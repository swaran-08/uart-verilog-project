==> flow/design.v <==
`timescale 1ns/1ps
module baud_generator(
    input clk,
    input rst,
    output reg tx_enb,
    output reg rx_enb
);
    reg [5:0] counter_tx;   
    reg [1:0] counter_rx;   
    always @(posedge clk) begin
        if (rst) begin
            counter_tx <= 0;
            tx_enb <= 0;
        end
        else begin
            if (counter_tx == 6'd47) begin
                counter_tx <= 0;
                tx_enb <= 1'b1;
            end
            else begin
                counter_tx <= counter_tx + 1'b1;
                tx_enb <= 1'b0;
            end
        end
    end
    always @(posedge clk) begin
        if (rst) begin
            counter_rx <= 0;
            rx_enb <= 0;
        end
        else begin
            if (counter_rx == 2'd2) begin
                counter_rx <= 0;
                rx_enb <= 1'b1;
            end
            else begin
                counter_rx <= counter_rx + 1'b1;
                rx_enb <= 1'b0;
            end
        end
    end
endmodule
`timescale 1ns/1ps
module uart_transmitter(
    input clk,
    input rst,
    input tx_enb,
    input wr_en,
    input [7:0] data_in,
    output reg tx,
    output busy
);
    parameter idle_state  = 2'b00;
    parameter start_state = 2'b01;
    parameter data_state  = 2'b10;
    parameter stop_state  = 2'b11;
    reg [7:0] data;
    reg [2:0] index;
    reg [1:0] state;
    assign busy = (state != idle_state);
    always @(posedge clk) begin
        if (rst) begin
            tx <= 1'b1;
            state <= idle_state;
            data <= 8'b0;
            index <= 3'b0;
        end
        else begin
            case (state)
                idle_state: begin
                    tx <= 1'b1;
                    if (wr_en) begin
                        state <= start_state;
                        data <= data_in;
                        index <= 3'b0;
                    end
                    else begin
                        state <= idle_state;
                    end
                end
                start_state: begin
                    if (tx_enb) begin
                        tx <= 1'b0;
                        state <= data_state;
                    end
                    else begin
                        state <= start_state;
                    end
                end
                data_state: begin
                    if (tx_enb) begin
                        tx <= data[index];
                        if (index == 3'd7) begin
                            state <= stop_state;
                            index <= 3'b0;
                        end
                        else begin
                            index <= index + 1'b1;
                        end
                    end
                end
                stop_state: begin
                    if (tx_enb) begin
                        tx <= 1'b1;
                        state <= idle_state;
                    end
                end
                default: begin
                    tx <= 1'b1;
                    state <= idle_state;
                end
            endcase
        end
    end
endmodule
`timescale 1ns/1ps
module uart_receiver(
    input clk,
    input rst,
    input rx,
    input rx_enb,
    input rdy_clr,
    output reg rdy,
    output reg [7:0] data_out
);
    parameter start_state    = 2'b00;
    parameter data_out_state = 2'b01;
    parameter stop_state     = 2'b10;
    reg [1:0] state;
    reg [3:0] sample;
    reg [2:0] index;
    reg [7:0] temp_register;
    reg start_bit_ok;
    reg stop_bit_ok;
    always @(posedge clk) begin
        if (rst) begin
            state <= start_state;
            sample <= 0;
            index <= 0;
            temp_register <= 0;
            data_out <= 0;
            rdy <= 0;
            start_bit_ok <= 0;
            stop_bit_ok <= 0;
        end
        else begin
            if (rdy_clr) begin
                rdy <= 1'b0;
            end
            if (rx_enb) begin
                case (state)
                    start_state: begin
                        if (rx == 1'b0) begin
                            if (sample == 4'd8) begin
                                if (rx == 1'b0) begin
                                    start_bit_ok <= 1'b1;
                                end
                                else begin
                                    start_bit_ok <= 1'b0;
                                end
                            end
                            if (sample == 4'd15) begin
                                sample <= 0;
                                index <= 0;
                                temp_register <= 0;
                                if (start_bit_ok == 1'b1) begin
                                    state <= data_out_state;
                                end
                                else begin
                                    state <= start_state;
                                end
                                start_bit_ok <= 1'b0;
                            end
                            else begin
                                sample <= sample + 1'b1;
                            end
                        end
                        else begin
                            sample <= 0;
                            start_bit_ok <= 0;
                            state <= start_state;
                        end
                    end
                    data_out_state: begin
                        if (sample == 4'd8) begin
                            temp_register[index] <= rx;
                        end
                        if (sample == 4'd15) begin
                            sample <= 0;
                            if (index == 3'd7) begin
                                index <= 0;
                                stop_bit_ok <= 0;
                                state <= stop_state;
                            end
                            else begin
                                index <= index + 1'b1;
                            end
                        end
                        else begin
                            sample <= sample + 1'b1;
                        end
                    end
                    stop_state: begin
                        if (sample == 4'd8) begin
                            if (rx == 1'b1) begin
                                stop_bit_ok <= 1'b1;
                            end
                            else begin
                                stop_bit_ok <= 1'b0;
                            end
                        end
                        if (sample == 4'd15) begin
                            sample <= 0;
                            if (stop_bit_ok == 1'b1) begin
                                data_out <= temp_register;
                                rdy <= 1'b1;
                            end
                            else begin
                                rdy <= 1'b0;
                            end
                            stop_bit_ok <= 1'b0;
                            state <= start_state;
                        end
                        else begin
                            sample <= sample + 1'b1;
                        end
                    end
                    default: begin
                        state <= start_state;
                        sample <= 0;
                        index <= 0;
                        start_bit_ok <= 0;
                        stop_bit_ok <= 0;
                    end
                endcase
            end
        end
    end
endmodule
`timescale 1ns/1ps
module uart_top(
    input clk,
    input rst,
    input wr_en,
    input rdy_clr,
    input [7:0] data_in,
    input rx,
    output tx,
    output busy,
    output rdy,
    output [7:0] data_out
);
    wire tx_enb;
    wire rx_enb;
    baud_generator baud_inst(
        .clk(clk),
        .rst(rst),
        .tx_enb(tx_enb),
        .rx_enb(rx_enb)
    );
    uart_transmitter tx_inst(
        .clk(clk),
        .rst(rst),
        .tx_enb(tx_enb),
        .wr_en(wr_en),
        .data_in(data_in),
        .tx(tx),
        .busy(busy)
    );
    uart_receiver rx_inst(
        .clk(clk),
        .rst(rst),
        .rx(rx),
        .rx_enb(rx_enb),
        .rdy_clr(rdy_clr),
        .rdy(rdy),
        .data_out(data_out)
    );
endmodule
# From RTL to reports: uart_top
# What the tools print for uart_top, step after step.
# Lines are those of the file above, counted from 1.
# Cell names lack the library's common part.
inputs:
  top_module: "uart_top"
  clock: "clk"
  library: "sky130hd"
  pvt_corner: "tt_025C_1v80"

# Word-level counts
# Counts by Yosys on the flattened word-level netlist (proc, flatten, opt, wreduce; memories kept). Register bits leave out memories and registers merged into their read ports (data or address). Print and check cells are left out. Cells with the same type and inputs are merged into one.
bits:
  ff_bits: 52
  inputBits: 13
  output_inout_bits: 11
  elab_cells: 125
op_classes:
  add_sub_neg: 6
  eq_ne: 25
  shifts: 3
  n_mux: 50
  bitwise: 6
  reduce_and_logical: 19
ops:
  columns: ["cell", "count"]
  rows:
  - ["two-way mux 8 bit", 3]
  - ["two-way mux 3 bit", 7]
  - ["AND reduction 5 bit", 4]
  - ["two-way mux 1 bit", 20]
  - ["two-way mux 2 bit", 9]
  - ["parallel mux 8 bit (select 2 bit)", 1]
  - ["inequality test 2 x 1 -> 1 bit (second input constant)", 6]
  - ["AND reduction 4 bit", 3]
  - ["inequality test 2 bit (second input constant)", 5]
  - ["parallel mux 3 bit (select 3 bit)", 1]
  - ["variable shift 1 x 4 -> 8 bit", 1]
  - ["variable shift 1 x 4 -> 8 bit (first input constant)", 1]
  - ["== test 2 bit (second input constant)", 4]
  - ["== test 4 bit (second input constant)", 2]
  - ["variable part select 8 x 3 -> 1 bit", 1]
  - ["AND 8 bit", 1]
  - ["OR 8 bit", 1]
  - ["inverter 8 bit", 1]
  - ["parallel mux 4 bit (select 2 bit)", 1]
  - ["parallel mux 2 bit (select 4 bit)", 1]
  - ["two-way mux 4 bit", 2]
  - ["nonzero test 2 bit", 3]
  - ["OR reduction 2 bit", 3]
  - ["adder 3 x 1 -> 3 bit (second input constant)", 2]
  - ["== test 3 bit (second input constant)", 2]
  - ["AND reduction 3 bit", 2]
  - ["adder 6 x 1 -> 6 bit (second input constant)", 1]
  - ["== test 6 bit (second input constant)", 1]
# Other operator kinds: 16; their cells: 20.

# Longest topological paths
# Yosys ltp: most cells in a row. Word level: on the elaborated netlist, between registers, memories and ports. Mapped: between sequential cells and ports; inverters and the memories' decode and read muxes count.
logic_depth:
  depth_word: 7
  abc_area: 0
  ltp_mapped: 7
  ltp_nobuf: 6

# After synthesis
# Source: synth_stat.txt of the flow (Yosys; design flattened, memories mapped). It holds for the ABC_AREA given above (unset counts as 0); a run with the other value may have another netlist.
by_type:
  columns: ["cell_type", "count", "type_area_um2"]
  rows:
  - ["dfxtp_1", 53, 1.06E+03]
  - ["mux2i_1", 19, 190.182]
  - ["nor2_1", 36, 135.13]
  - ["ha_1", 10, 125.12]
  - ["nand2_1", 19, 71.318]
  - ["inv_1", 13, 48.797]
  - ["mux4_2", 2, 45.043]
  - ["nand3_1", 9, 45.043]
  - ["a21oi_1", 8, 40.038]
  - ["a221o_1", 4, 40.038]
  - ["and3_1", 6, 37.536]
  - ["xnor2_1", 4, 35.034]
  - ["xor2_1", 4, 35.034]
  - ["a31oi_1", 5, 31.28]
  - ["nor3_1", 6, 30.029]
  - ["nor3_2", 3, 30.029]
  - ["o21ai_0", 6, 30.029]
  - ["nand2b_1", 4, 25.024]
# Not listed: further types 36, cells in them 55.
mapped:
  stdcells: 266
  synth_area_um2: 2487.4
  seqArea_um2: 1061.0
  flip_flops: 53
  n_buf: 12
# By module: a second synthesis without flattening, with its own total; a netlist apart from the flattened one above.
hier_totals:
  hier_cells: 286
  area_unflattened_um2: 2648.8
# Rows give one instance, submodules left out.
modules:
  columns: ["module", "n_inst", "cells", "mod_area_um2", "seq_area_um2"]
  rows:
  - ["uart_receiver", 1, 174, 1604.0, 580.6]
  - ["uart_transmitter", 1, 78, 688.2, 280.3]
  - ["baud_generator", 1, 34, 356.6, 200.2]
  - ["uart_top", 1, 0, 0.0, 0.0]

# Path before layout
# Source: OpenSTA report_checks on the synthesized netlist (no wires, ideal clock, input and output delay 20% of the period each), path of least setup slack; recovery checks are left aside. Register names are those of the netlist, which keeps one name where synthesis merged equal registers.
synth_path:
  path_type: "register to register"
  startpoint: "register rx_inst.index[0]"
  endpoint: "register rx_inst.temp_register[2]"
  tclk_ns: 2.09
  setup_time_ns: 0.120
  t_first_pin_ns: 0.000
  arrival_ns: 1.678
  required_ns: 1.970
  slack_ns: 0.292
  delay_ns: 1.798
  stages: 8
  path_buffers: 1
  synth_period_reached_ns: 1.798
# "delay_ns" is the arrival time less input delay plus setup time.
# "stages": output pins that drive a net of the path, with the launching flip-flop's if there is one; two outputs of one cell count as two.
# "synth_period_reached_ns" = period - worst setup slack (recovery checks aside). The figure is calculated, with input and output delays left at 20% of the set period.
# Between the ends stands the longest chain of elaborated cells between them, by number of cells; it is not shown to be the way that was timed. Of several equally long chains one is given.
# A line is the first line of the expression or statement that the cell stems from. Yosys adds cells for indexed reads and writes and turns some case tables into memories.
# At most two assigning lines are given for a register; there are more.
synth_between:
  path_cell_list: "dfxtp_1 inv_1 ha_1 clkbuf_1 nor4b_1 a31oi_1 o211a_1 a211o_1"
  elab_chain_cells: 7
  cone_cells: 8
  cone_lines: 3
  cone_classes: "add/sub: 1; shift: 2; mux: 2; logic: 3"
synth_rtl:
  columns: ["item", "line_no", "source"]
  rows:
  - ["start: declaration", 131, "reg [2:0] index;"]
  - ["start: assignment", 139, "index <= 0;"]
  - ["start: assignment", 196, "index <= index + 1'b1;"]
  - ["negation 3 -> 4 bit", 186, "temp_register[index] <= rx;"]
  - ["variable shift 1 x 4 -> 8 bit", 186, null]
  - ["inverter 8 bit", 186, null]
  - ["AND 8 bit", 186, null]
  - ["OR 8 bit", 186, null]
  - ["two-way mux 8 bit", 185, "if (sample == 4'd8) begin"]
  - ["parallel mux 8 bit (select 2 bit)", 151, "case (state)"]
  - ["end: assignment", 140, "temp_register <= 0;"]
  - ["end: assignment", 186, null]
  - ["end: declaration", 132, "reg [7:0] temp_register;"]

# Timing after layout
# From the final timing report of run B: the path of least setup slack in the routed layout; clock arrival at registers is part of the times.
layout_path:
  path_type: "register to register"
  startpoint: "register rx_inst.index[1]"
  endpoint: "register rx_inst.temp_register[2]"
  tclk_ns: 1.58
  setup_time_ns: 0.10
  t_first_pin_ns: 0.31
  arrival_ns: 1.78
  required_ns: 1.80
  slack_ns: 0.01
  stages: 7
  path_buffers: 0
# Between the ends stands the longest chain of elaborated cells between them, by number of cells; it is not shown to be the way that was timed. Of several equally long chains one is given.
# At most two assigning lines are given for a register; there are more.
layout_between:
  path_cell_list: "dfxtp_2 inv_2 ha_4 nor4b_2 a31oi_1 o211a_1 a211o_1"
  elab_chain_cells: 7
  cone_cells: 8
  cone_lines: 3
  cone_classes: "add/sub: 1; shift: 2; mux: 2; logic: 3"
layout_rtl:
  columns: ["item", "line_no", "source"]
  rows:
  - ["start: declaration", 131, "reg [2:0] index;"]
  - ["start: assignment", 139, "index <= 0;"]
  - ["start: assignment", 196, "index <= index + 1'b1;"]
  - ["negation 3 -> 4 bit", 186, "temp_register[index] <= rx;"]
  - ["variable shift 1 x 4 -> 8 bit", 186, null]
  - ["inverter 8 bit", 186, null]
  - ["AND 8 bit", 186, null]
  - ["OR 8 bit", 186, null]
  - ["two-way mux 8 bit", 185, "if (sample == 4'd8) begin"]
  - ["parallel mux 8 bit (select 2 bit)", 151, "case (state)"]
  - ["end: assignment", 140, "temp_register <= 0;"]
  - ["end: assignment", 186, null]
  - ["end: declaration", 132, "reg [7:0] temp_register;"]

# Settings and measured results of 2 stored flow runs for module uart_top (sky130hd), not sorted in any way. The constraints put input and output delay at 20% of the set period each and load the outputs with 0.01 pF.
# By "worst_path_allowed_less_slack_ns" is meant the share of the clock period that the worst setup path is allowed (20% is reserved at inputs, 20% at outputs), minus its slack. Clock arrival times at its registers enter into it.
runs:
  - name: "run A"
    settings:
      period_ns: 1.53
      CORE_UTILIZATION: 72
      SETUP_SLACK_MARGIN: -0.0
      PLACE_DENSITY_LB_ADDON: 0.24
      CORE_MARGIN: 6
      CELL_PAD_IN_SITES_DETAIL_PLACEMENT: 2
      TNS_END_PERCENT: 90
      ABC_AREA: 1
      CTS_CLUSTER_SIZE: 29
      CTS_CLUSTER_DIAMETER: 121
      SLEW_MARGIN: 20
      MIN_ROUTING_LAYER: "met1"
      CAP_MARGIN: 20
    outcome: "stopped before the end: placement reported DPL-0033"
  - name: "run B"
    settings:
      period_ns: 1.58
      CAP_MARGIN: 20
      CORE_MARGIN: 2
      CORE_UTILIZATION: 40
      SLEW_MARGIN: 20
    results:
      synth_chip_area_um2: 2487.4
      total_die_area_um2: 6864.9
      post_route_stdcell_area_um2: 3306.9
      fin_util_frac: 0.555
      fin_ws_ns: 0.013
      hold_worst_slack_ns: 0.429
      worst_path_allowed_less_slack_ns: 1.57
      timing.worst_path_kind: "register to register"
